==> flow/design.v <==
module div #(
  parameter       L_DIVN      =   16        , 
  parameter       L_DIVR      =   16          
)(
  input                  clk       , 
  input                   rst_n      , 
  input                   start       , 
  input        [L_DIVN - 1 : 0]  dividend    , 
  input        [L_DIVR - 1 : 0]  divisor      , 
  output   reg               ready      , 
  output   reg               error      , 
  output  reg                quotient_vld  , 
  output  reg     [L_DIVR - 1 : 0]  remainder    , 
  output  reg      [L_DIVN - 1 : 0]  quotient       
);  
  localparam          L_CNT       =   clogb2(L_DIVN)  ; 
  localparam       IDLE       =   3'b001      ; 
  localparam       ADIVR      =   3'b010      ; 
  localparam       DIV        =   3'b100      ; 
  reg                   vld        ; 
  reg          [2 : 0]        state_c      ; 
  reg          [2 : 0]        state_n      ; 
  reg          [L_DIVN : 0]    dividend_r    ; 
  reg          [L_DIVR - 1 : 0]  divisor_r     ; 
  reg          [L_DIVN - 1 : 0]  quotient_r     ; 
  reg          [L_CNT - 1 : 0]    shift_dividend  ; 
  reg          [L_CNT - 1 : 0]    shift_divisor  ; 
  wire         [L_DIVR : 0]     comparison    ; 
  wire                     max        ; 
  function integer clogb2(input integer depth);begin
    if(depth == 0)
      clogb2 = 1;
    else if(depth != 0)
      for(clogb2=0 ; depth>0 ; clogb2=clogb2+1)
        depth=depth >> 1;
    end
  endfunction
  assign max = (shift_dividend == (L_DIVN - L_DIVR) + shift_divisor);
  assign comparison = ((divisor[L_DIVR-1] == 0) && ((state_c == ADIVR))) ? 
        dividend_r[L_DIVN : L_DIVN - L_DIVR] - {divisor_r[L_DIVR-2 : 0],1'b0} : 
        dividend_r[L_DIVN : L_DIVN - L_DIVR] - divisor_r; 
  always@(posedge clk or negedge rst_n)begin
    if(rst_n==1'b0)begin 
      state_c <= IDLE;
    end
    else begin 
      state_c <= state_n;
    end
  end
  always@(*)begin
    case(state_c)
      IDLE : begin 
        if(start & (dividend != 0) & (divisor != 0))begin
          state_n = ADIVR;
        end
        else begin 
          state_n = state_c;
        end
      end
      ADIVR : begin 
        if(divisor_r[L_DIVR-1] | comparison[L_DIVR])begin
          state_n = DIV;
        end
        else begin
          state_n = state_c;
        end
      end
      DIV : begin
        if(max)begin 
          state_n = IDLE;
        end
        else begin
          state_n = state_c;
        end
      end
      default : begin 
        state_n = IDLE;
      end
    endcase
  end
  always@(posedge clk or negedge rst_n)begin
    if(rst_n==1'b0)begin 
      divisor_r <= 0;
      dividend_r <= 0;
      quotient_r <= 0;
      shift_divisor <= 0;
      shift_dividend <= 0;
    end 
    else if(state_c == IDLE && start && (dividend != 0) & (divisor != 0))begin
      dividend_r <= dividend; 
      divisor_r <= divisor; 
      quotient_r <= 0; 
      shift_dividend <= 0; 
      shift_divisor <= 0;  
    end 
    else if(state_c == ADIVR && (~comparison[L_DIVR]) && (~divisor_r[L_DIVR-1]))begin
      divisor_r <= divisor_r << 1; 
      shift_divisor <= shift_divisor + 1; 
    end
    else if(state_c == DIV)begin 
      if(comparison[L_DIVR] && (~max))begin 
        dividend_r <= dividend_r << 1; 
        quotient_r <= quotient_r << 1; 
        shift_dividend <= shift_dividend + 1; 
      end
      else if(~comparison[L_DIVR])begin 
        dividend_r[L_DIVN : L_DIVN - L_DIVR] <= comparison; 
        quotient_r[0] <= 1; 
      end
    end
  end
  always@(posedge clk)begin
    vld <= (state_c == DIV) && (state_n == IDLE);
  end
  always@(posedge clk or negedge rst_n)begin
    if(rst_n==1'b0)begin 
      quotient <= 0;
      remainder <= 0;
      quotient_vld <= 1'b0;
    end 
    else if(state_c == IDLE && start && ((dividend== 0) || (divisor==0)))begin
      quotient <= 0;
      remainder <= 0;
      quotient_vld <= 1'b1;
    end
    else if(vld)begin 
      quotient <= quotient_r; 
      quotient_vld <= 1'b1; 
      remainder <= (dividend_r[L_DIVN - 1 : 0]) >> shift_dividend;
    end
    else begin
      quotient_vld <= 1'b0;
    end
  end
  always@(posedge clk or negedge rst_n)begin
    if(rst_n==1'b0)begin 
      error <= 1'b0;
    end
    else if(state_c == IDLE && start)begin
      if(divisor==0) 
        error <= 1'b1;
      else 
        error <= 1'b0;
    end
  end
  always@(*)begin
    if(start || state_c != IDLE || vld)
      ready = 1'b0;
    else 
      ready = 1'b1;
  end
endmodule
# [Step by step through the tools: div]
# What the tools print for div, step after step.
# Lines are those of the file above, counted from 1.
# Library cell names are shortened.
# Not given: --
[inputs] design="div" clock_port="clk" library="sky130hd" pvt_corner="tt_025C_1v80"

# [Word level]
# Counts by Yosys on the flattened word-level netlist (proc, flatten, opt, wreduce; memories kept). Register bits leave out memories and registers merged into their read ports (data or address). Print and check cells are left out. Cells with the same type and inputs are merged into one.
[op_classes] n_eq=8 mux=35 n_reduce_logical=21 n_mul=0 n_div=0 compare=0 bitwise=8 n_shift=1 addsub=4
[ops] cell="2-to-1 mux 17 bit" n=6
[ops] cell="2-to-1 mux 16 bit" n=6
[ops] cell="2-to-1 mux 15 bit" n=4
[ops] cell="subtractor 17 x 16 -> 17 bit" n=2
[ops] cell="zero test 16 bit" n=2
[ops] cell="nonzero test 16 bit" n=2
[ops] cell="2-to-1 mux 5 bit" n=6
[ops] cell="right shift 16 x 5 -> 16 bit" n=1
[ops] cell="adder 5 x 1 -> 5 bit (second input constant)" n=2
[ops] cell="parallel mux 3 bit (select 3 bit)" n=1
[ops] cell="2-to-1 mux 3 bit" n=3
[ops] cell="2-to-1 mux 1 bit" n=9
[ops] cell="logical AND 1 bit" n=8
[ops] cell="nonzero test 2 bit" n=4
[ops] cell="== test 3 x 1 -> 1 bit (second input constant)" n=2
[ops] cell="inequality test 3 x 1 -> 1 bit (second input constant)" n=2
[ops] cell="AND reduction 3 bit" n=2
[ops] cell="== test 5 bit" n=1
[ops] cell="inverter 1 bit" n=4
[ops] cell="bitwise AND 1 bit" n=3
[ops] cell="logical OR 1 bit" n=3
[ops] cell="== test 3 x 2 -> 1 bit (second input constant)" n=1
[ops] cell="== test 3 bit (second input constant)" n=1
[ops] cell="inequality test 2 bit (second input constant)" n=1
[ops] cell="OR 1 bit" n=1
[word_totals] latch_bits=0 clocked_rd_ports_x_width=0 ram_bits=0 in_bits=35 out_inout_bits=35 regBits=97 wordCells=89 rom_bits=0 n_memories=0

# [Depth]
# Depth = most cells in a row (Yosys ltp): at word level without a register or memory, in the mapped netlist without a sequential cell, where the memories' decode and read muxes count.
[logic_depth] depth_word=8 abc_area=0 ltp_mapped=14 ltp_nobuf=13

# [After synthesis]
# Source: synth_stat.txt of the flow (Yosys; design flattened, memories mapped). It holds for the ABC_AREA given above (unset counts as 0); a run with the other value may have another netlist.
[synth_totals] ffs=97 cell_count=734 seqArea_um2=2423.6 buffers=36 area_um2=6512.5
[types] type="dfrtp_1" n=95 type_area_um2=2377.28
[types] type="mux2i_1" n=48 type_area_um2=480.461
[types] type="ha_1" n=33 type_area_um2=412.896
[types] type="nor2_1" n=93 type_area_um2=349.085
[types] type="nand2_1" n=87 type_area_um2=326.563
[types] type="o21ai_0" n=37 type_area_um2=185.178
[types] type="xnor2_1" n=20 type_area_um2=175.168
[types] type="a21oi_1" n=33 type_area_um2=165.158
[types] type="a31oi_1" n=25 type_area_um2=156.4
[types] type="a22o_1" n=16 type_area_um2=140.134
[types] type="xor2_1" n=15 type_area_um2=131.376
[types] type="inv_1" n=30 type_area_um2=112.608
[types] type="o211ai_1" n=14 type_area_um2=105.101
[types] type="clkbuf_1" n=24 type_area_um2=90.086
[types] type="mux2_2" n=7 type_area_um2=78.826
[types] type="a21o_1" n=10 type_area_um2=75.072
[types] type="nand4_1" n=12 type_area_um2=75.072
[types] type="mux4_2" n=3 type_area_um2=67.565
# Other cell types: 47; their cells: 132.

# [Worst setup path after synthesis]
# OpenSTA on the mapped netlist: ideal clock, no wires. The path of least setup slack (recovery checks aside). Input and output delay are each 20% of the period. Register names are those of the netlist, which keeps one name where synthesis merged equal registers.
[synth_timing] path_type="reg-to-reg" start="register dividend_r[0]" end="register dividend_r[0]" clock_period_ps=3150 path_slack_ps=201 path_delay_ps=2949 t_first_pin_ps=0 setup_time_ps=120 driving_pins=14 t_required_ps=3030 arrival_ps=2829 path_buffers=1 synth_period_reached_ps=2949
# "path_delay_ps" = arrival - input delay + setup time.
# "driving_pins": output pins that drive a net of the path, with the launching flip-flop's if there is one; two outputs of one cell count as two.
# "synth_period_reached_ps" = period - worst setup slack (recovery checks aside). The figure is calculated, with input and output delays left at 20% of the set period.
# The rows between start and end are the longest chain of elaborated cells between them; the timing report does not say that the signal goes this way. Where chains are equally long, one stands for them.
# A line is the first line of the expression or statement that the cell stems from. Yosys adds cells for indexed reads and writes and turns some case tables into memories.
# A register here has more assigning lines than the two given.
[synth_between] cell_sequence="dfrtp_1 inv_1 ha_1 fa_1 nor2b_4 o31a_1 o21ai_2 o21bai_1 a21oi_1 or3_1 buf_2 nor4b_1 a32o_1 a31o_2" elab_chain_len=7 cone_cells=15 cone_classes="2 x add/sub; 2 x eq/ne; 6 x mux; 1 x logic; 4 x reduce/logical"
[synth_lines] item="start: declaration" line_no=23 rtl="reg          [L_DIVN : 0]    dividend_r    ;"
[synth_lines] item="start: assignment" line_no=90 rtl="dividend_r <= dividend;"
[synth_lines] item="start: assignment" line_no=102 rtl="dividend_r <= dividend_r << 1;"
[synth_lines] item="subtractor 17 x 16 -> 17 bit" line_no=41 rtl="dividend_r[L_DIVN : L_DIVN - L_DIVR] - divisor_r;"
[synth_lines] item="2-to-1 mux 17 bit" line_no=39 rtl="assign comparison = ((divisor[L_DIVR-1] == 0) && ((state_c == ADIVR))) ?"
[synth_lines] item="2-to-1 mux 17 bit" line_no=106 rtl="else if(~comparison[L_DIVR])begin"
[synth_lines] item="2-to-1 mux 17 bit" line_no=101 rtl="if(comparison[L_DIVR] && (~max))begin"
[synth_lines] item="2-to-1 mux 17 bit" line_no=100 rtl="else if(state_c == DIV)begin"
[synth_lines] item="2-to-1 mux 17 bit" line_no=96 rtl="else if(state_c == ADIVR && (~comparison[L_DIVR]) && (~divisor_r[L_DIVR-1]))begin"
[synth_lines] item="2-to-1 mux 17 bit" line_no=89 rtl="else if(state_c == IDLE && start && (dividend != 0) & (divisor != 0))begin"
[synth_lines] item="end: assignment" line_no=90
[synth_lines] item="end: assignment" line_no=102
[synth_lines] item="end: declaration" line_no=23

# [Worst path after layout]
# Path of least setup slack in the final report of stored run 1 (OpenROAD, finished layout, wires in). Where an end is a register, its clock arrival counts in the times.
# The report prints the path's times to 10 ps; the period is as set.
[layout_timing] path_type="reg-to-reg" start="register dividend_r[0]" end="register dividend_r[12]" driving_pins=14 setup_time_ps=110 t_required_ps=2720 arrival_ps=3130 path_slack_ps=-410 path_buffers=1 t_first_pin_ps=370 clock_period_ps=2470
# The rows between start and end are the longest chain of elaborated cells between them; the timing report does not say that the signal goes this way. Where chains are equally long, one stands for them.
# A register here has more assigning lines than the two given.
[layout_between] cell_sequence="dfrtp_1 inv_1 ha_4 fa_2 nor2b_4 o31a_1 o21ai_4 o21ba_4 nor3_4 or3_4 buf_12 or3_1 o211ai_1 a21oi_1" elab_chain_len=7 cone_cells=15 cone_classes="2 x add/sub; 2 x eq/ne; 6 x mux; 1 x logic; 4 x reduce/logical"
[layout_lines] item="start: declaration" line_no=23 rtl="reg          [L_DIVN : 0]    dividend_r    ;"
[layout_lines] item="start: assignment" line_no=90 rtl="dividend_r <= dividend;"
[layout_lines] item="start: assignment" line_no=102 rtl="dividend_r <= dividend_r << 1;"
[layout_lines] item="subtractor 17 x 16 -> 17 bit" line_no=41 rtl="dividend_r[L_DIVN : L_DIVN - L_DIVR] - divisor_r;"
[layout_lines] item="2-to-1 mux 17 bit" line_no=39 rtl="assign comparison = ((divisor[L_DIVR-1] == 0) && ((state_c == ADIVR))) ?"
[layout_lines] item="2-to-1 mux 17 bit" line_no=106 rtl="else if(~comparison[L_DIVR])begin"
[layout_lines] item="2-to-1 mux 17 bit" line_no=101 rtl="if(comparison[L_DIVR] && (~max))begin"
[layout_lines] item="2-to-1 mux 17 bit" line_no=100 rtl="else if(state_c == DIV)begin"
[layout_lines] item="2-to-1 mux 17 bit" line_no=96 rtl="else if(state_c == ADIVR && (~comparison[L_DIVR]) && (~divisor_r[L_DIVR-1]))begin"
[layout_lines] item="2-to-1 mux 17 bit" line_no=89 rtl="else if(state_c == IDLE && start && (dividend != 0) & (divisor != 0))begin"
[layout_lines] item="end: assignment" line_no=90
[layout_lines] item="end: assignment" line_no=102
[layout_lines] item="end: declaration" line_no=23

# Flow runs of div

Top module div; platform sky130hd; tools Yosys and OpenROAD; 2 stored runs in no particular order. Input and output delays are each 20% of the period that was set; the output load is 0.01 pF.
"worst setup path time": the worst setup path's part of the clock period (all of it between registers, 20% less for each end at a port) less its slack. A launch clock that arrives late makes it longer, a capture clock that arrives late makes it shorter.
"power": no workload was simulated; the value follows from the tool's default switching activity.
"worst setup path time" is known to 10 ps.
[stored run 1] settings: period_ns=2.47, CORE_UTILIZATION=18, SETUP_SLACK_MARGIN=0.68, PLACE_DENSITY_LB_ADDON=0.24, HOLD_SLACK_MARGIN=0.12, CELL_PAD_IN_SITES_GLOBAL_PLACEMENT=2, CTS_CLUSTER_SIZE=79, CAP_MARGIN=0, CORE_MARGIN=2, SLEW_MARGIN=20
[stored run 1] result: chip area after synthesis (Yosys) 6512.5 um2, die area 37717.5 um2, standard-cell area of the final layout 10442.5 um2, utilization 0.294, worst setup slack after layout -413 ps, power 16.066 mW, worst setup path time 2880 ps, worst setup path kind reg-to-reg
[stored run 2] settings: period_ns=2.39, CORE_UTILIZATION=35, PLACE_DENSITY_LB_ADDON=0.02, CELL_PAD_IN_SITES_GLOBAL_PLACEMENT=0, CAP_MARGIN=20, CORE_MARGIN=2, SLEW_MARGIN=20
[stored run 2] result: chip area after synthesis (Yosys) 6512.5 um2, die area 19713.6 um2, standard-cell area of the final layout 9850.7 um2, utilization 0.545, worst setup slack after layout -563 ps, power 16.860 mW, worst setup path time 2950 ps, worst setup path kind reg-to-reg
